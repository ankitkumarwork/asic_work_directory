==> flow/design.v <==
`timescale 1ns / 1ps
module EUCLIDs_GCD #(parameter N = 32)(
    input [N-1:0] a,
    input [N-1:0] b,
    input clk, 
    input rst,
    output reg [N-1:0] out
);
    reg [N-1:0] temp_a, temp_b;
    reg [1:0] ps, ns;
    parameter idle = 2'b00,
              compare = 2'b01,
              finish = 2'b10;
    always @(posedge clk or posedge rst) begin
        if (rst) begin
            ps <= idle;
            temp_a <= 0;
            temp_b <= 0;
            out <= 0;
        end else begin
            ps <= ns;
            if (ps == idle) begin
                temp_a <= a;
                temp_b <= b;
            end else if (ps == compare) begin
                if (temp_a > temp_b) begin
                    temp_a <= temp_a - temp_b;
                end else if (temp_a < temp_b) begin
                    temp_b <= temp_b - temp_a;
                end
            end else if (ps == finish) begin
                out <= (temp_a == 0) ? temp_b : temp_a;
            end
        end
    end
    always @(*) begin
        case (ps)
            idle: ns = compare;
            compare: ns = (temp_a == temp_b) ? finish : compare;
            finish: ns = idle;
            default: ns = idle;
        endcase
    end
endmodule
Step by step through the tools: EUCLIDs_GCD. Tool output for the design above, in the order of the flow. Lines are those of the file above, counted from 1. Operators carry their Yosys type and port widths (W data, S select, Z words). Library cell names are shortened. Not given: n/a

Top: EUCLIDs_GCD. Clock input: clk. Cell library: sky130hd. Library corner: tt_025C_1v80.

Word level. Counts by Yosys on the flattened word-level netlist (proc, flatten, opt, wreduce; memories kept). Register bits leave out memories and registers merged into their read ports (data or address). Print and check cells are left out. Cells with the same type and inputs are merged into one.

For flip-flop bits (word level) the number is 98. Latch bits: 0. The entry for bits in writable memories reads 0. The entry for memory bits (read-only) reads 0. Word width x clocked read ports: 0. Memories kept: 0.

For $add $sub $neg the number is 2. Under multiply operators stands 0. For div/mod/pow operators the number is 0. The entry for $lt $le $gt $ge reads 2. Under eq/ne operators stands 4. Under shift-type cells stands 0. The entry for multiplexer cells reads 10. Bitwise operators: 2. For reductions and logical operators the number is 8.

Operator list (number): $mux W32 (8); $sub A32 B32 Y32 (2); $gt A32 B32 Y1 (1); $lt A32 B32 Y1 (1); $eq A32 B32 Y1 (1); $logic_not A32 Y1 (1); $reduce_bool A2 Y1 (3); $reduce_and A3 Y1 (2); $pmux W2 S2 (1); $not A1 Y1 (2); $eq A2 B1 Y1 const B (1); $ne A2 B1 Y1 const B (1); $eq A2 B2 Y1 const B (1); $logic_not A2 Y1 (1); $reduce_and A2 Y1 (1); $mux W2 (1).

Depth. Longest topological path by Yosys (ltp), each cell counted once; first at word level (registers and memories cut), then after technology mapping (sequential cells cut; the memories' decode and read muxes count).

The figure for depth after elaboration is 5. For ABC_AREA the number is 1. Under mapped depth stands 18. Mapped depth without buffers: 16.

After synthesis. The flow's flattened synthesis, as Yosys stat reports it; memories are mapped. The netlist is that of the ABC_AREA named above (0 if unset); the other value can give another one.

The figure for standard cells after synthesis is 1565. The entry for mapped area reads 9379.0 µm². Under sequential area stands 2478.6 µm². The figure for mapped flip-flops is 99. The figure for buffers is 50.

Cells by type (number): dfrtp_1 (98); nand2_1 (632); inv_1 (267); ha_1 (63); nand3_1 (115); nor2_1 (101); a21oi_1 (69); a31oi_1 (33); xor2_1 (21); o21ai_2 (12); clkbuf_1 (27); nand4_1 (16); o21ai_0 (19); o21ai_1 (13); nor4_1 (8); buf_4 (6); buf_6 (4); xnor2_1 (5).

Other cell types: 20; their cells: 56.

Timing after synthesis. OpenSTA on the mapped netlist: ideal clock, no wires. The path of least setup slack (recovery checks aside). Input and output delay are each 20% of the period. Register names are those of the netlist, which keeps one name where synthesis merged equal registers.

Kind: register -> register. Start point: reg temp_a[0]. End point: reg temp_b[1]. The figure for clock period is 3.64 ns. The figure for setup time is 0.120 ns. The figure for launch time at the first pin is 0.000 ns. Under data arrival time stands 2.117 ns. Under required time stands 3.520 ns. The entry for setup slack reads 1.403 ns. The entry for delay of the path reads 2.237 ns. The figure for stages on the path is 17. The entry for path buffers reads 1. For synthesis period reached the number is 2.237 ns.

"delay of the path" = arrival - input delay + setup time. "stages on the path" counts driving pins, that of a launching flip-flop among them; a cell with two outputs on the path counts twice. "synthesis period reached" = period - worst setup slack (recovery checks aside). The figure is calculated, with input and output delays left at 20% of the set period. The rows between start and end are the longest chain of elaborated cells between them; the timing report does not say that the signal goes this way. Where chains are equally long, one stands for them. Each line given opens the expression or statement behind the cell; cells for indexed reads and writes are added by Yosys, which also makes memories of some case tables. At most two assigning lines are given for a register; there are more.

Cell sequence: dfrtp_1 > inv_1 > ha_1 > fa_1 > inv_1 > nand3_1 > nand2_1 > nand2_1 > nand2_1 > nand2_1 > nand2_2 > nand2_4 > nand3_4 > nand2_4 > buf_6 > nand2_1 > o21ai_2. The figure for length of the longest elaborated chain is 5.

Ends and longest elaborated chain, post-synthesis: start: declaration (line 9) `reg [N-1:0] temp_a, temp_b;`; start: assignment (line 23) `temp_a <= a;`; start: assignment (line 27) `temp_a <= temp_a - temp_b;`; $sub A32 B32 Y32 (line 29) `temp_b <= temp_b - temp_a;`; $mux W32 (line 28) `end else if (temp_a < temp_b) begin`; $mux W32 (line 26) `if (temp_a > temp_b) begin`; $mux W32 (line 25) `end else if (ps == compare) begin`; $mux W32 (line 22) `if (ps == idle) begin`; end: assignment (line 24) `temp_b <= b;`; end: assignment (line 29); end: declaration (line 9).

Timing after layout. From the final timing report of run 1: the path of least setup slack in the routed layout; clock arrival at registers is part of the times.

Kind: register -> register. Start point: reg temp_a[0]. End point: reg temp_a[5]. The figure for clock period is 4.83 ns. The figure for setup time is 0.07 ns. The figure for launch time at the first pin is 0.36 ns. Under data arrival time stands 3.46 ns. Under required time stands 5.12 ns. The entry for setup slack reads 1.66 ns. The figure for stages on the path is 18. The entry for path buffers reads 1.

The rows between start and end are the longest chain of elaborated cells between them; the timing report does not say that the signal goes this way. Where chains are equally long, one stands for them. At most two assigning lines are given for a register; there are more.

Cell sequence: dfrtp_1 > inv_1 > ha_1 > fa_1 > inv_1 > nand3_1 > nand2_1 > nand2_1 > nand2_1 > nand2_1 > nand2_2 > nand2_4 > nand2_1 > nand2_1 > nand2_1 > buf_4 > nand2_1 > o21ai_1. The figure for length of the longest elaborated chain is 4.

Ends and longest elaborated chain, after layout: start: declaration (line 9) `reg [N-1:0] temp_a, temp_b;`; start: assignment (line 23) `temp_a <= a;`; start: assignment (line 27) `temp_a <= temp_a - temp_b;`; $sub A32 B32 Y32 (line 27); $mux W32 (line 26) `if (temp_a > temp_b) begin`; $mux W32 (line 25) `end else if (ps == compare) begin`; $mux W32 (line 22) `if (ps == idle) begin`; end: assignment (line 23); end: assignment (line 27); end: declaration (line 9).

Hand-over note for EUCLIDs_GCD

Flow measurements of EUCLIDs_GCD on sky130hd: 2 stored runs with different settings, listed in no order. Input and output delays are each 20% of the period that was set; the output load is 0.01 pF. "clock period achieved" is the run's clock period less its worst setup slack. It is reckoned from that one timing run; input and output delays stay at 20% of the period that was set. "overall power" is the tool's figure for a default switching activity; nothing was simulated.

Files of run 1:
==> flow/run.sh <==
#!/bin/bash
# the make line also repeats the synthesis and layout settings of config.mk as NAME=value (left out here)
make -C /OpenROAD-flow-scripts/flow DESIGN_CONFIG=/design/flow/config.mk WORK_HOME=/design/flow/orfs CLKGATE_MAP_FILE= finish
==> flow/config.mk <==
export PLATFORM = sky130hd
export DESIGN_NAME = EUCLIDs_GCD
export DESIGN_NICKNAME = EUCLIDs_GCD
export VERILOG_FILES = /design/flow/design.v
export SDC_FILE = /design/flow/constraint.sdc
export NUM_CORES = 4
export LEC_CHECK = 0
export ABC_AREA = 1
export CAP_MARGIN = 10
export CELL_PAD_IN_SITES_GLOBAL_PLACEMENT = 3
export CORE_MARGIN = 2
export CORE_UTILIZATION = 36
export GPL_ROUTABILITY_DRIVEN = 0
export HOLD_SLACK_MARGIN = 0.13
export MIN_ROUTING_LAYER = met1
export PLACE_DENSITY_LB_ADDON = 0.01
export SLEW_MARGIN = 20
==> flow/constraint.sdc <==
create_clock -name core_clock -period 4.83 [get_ports {clk}]
set_input_delay 0.9660 -clock core_clock [delete_from_list [all_inputs] [get_ports {clk}]]
set_output_delay 0.9660 -clock core_clock [all_outputs]
set_load 0.01 [all_outputs]

Results of run 1. The synthesis area is 9,379.0 µm². The die area stands at 27,360.5 µm². The measured standard-cell area after layout is 10,855.4 µm². The post-layout utilization comes to 42.0 %. The worst setup slack after layout comes to 1.660 ns. The summed negative setup slack is 0.000 ns. For the overall power the run shows 1.629 mW. The clock period achieved stands at 3.170 ns.

Files of run 2:
==> flow/run.sh <==
#!/bin/bash
# the make line also repeats the synthesis and layout settings of config.mk as NAME=value (left out here)
make -C /OpenROAD-flow-scripts/flow DESIGN_CONFIG=/design/flow/config.mk WORK_HOME=/design/flow/orfs CLKGATE_MAP_FILE= finish
==> flow/config.mk <==
export PLATFORM = sky130hd
export DESIGN_NAME = EUCLIDs_GCD
export DESIGN_NICKNAME = EUCLIDs_GCD
export VERILOG_FILES = /design/flow/design.v
export SDC_FILE = /design/flow/constraint.sdc
export NUM_CORES = 4
export LEC_CHECK = 0
export CAP_MARGIN = 20
export CELL_PAD_IN_SITES_GLOBAL_PLACEMENT = 3
export CORE_ASPECT_RATIO = 0.96
export CORE_MARGIN = 2
export CORE_UTILIZATION = 51
export CTS_CLUSTER_SIZE = 82
export GPL_TIMING_DRIVEN = 0
export MAX_ROUTING_LAYER = met4
export MIN_ROUTING_LAYER = met2
export PLACE_DENSITY_LB_ADDON = 0.1
export SLEW_MARGIN = 20
==> flow/constraint.sdc <==
create_clock -name core_clock -period 2.43 [get_ports {clk}]
set_input_delay 0.4860 -clock core_clock [delete_from_list [all_inputs] [get_ports {clk}]]
set_output_delay 0.4860 -clock core_clock [all_outputs]
set_load 0.01 [all_outputs]

Outcome of run 2: unfinished; error FLW-0024 in placement.

End of note.
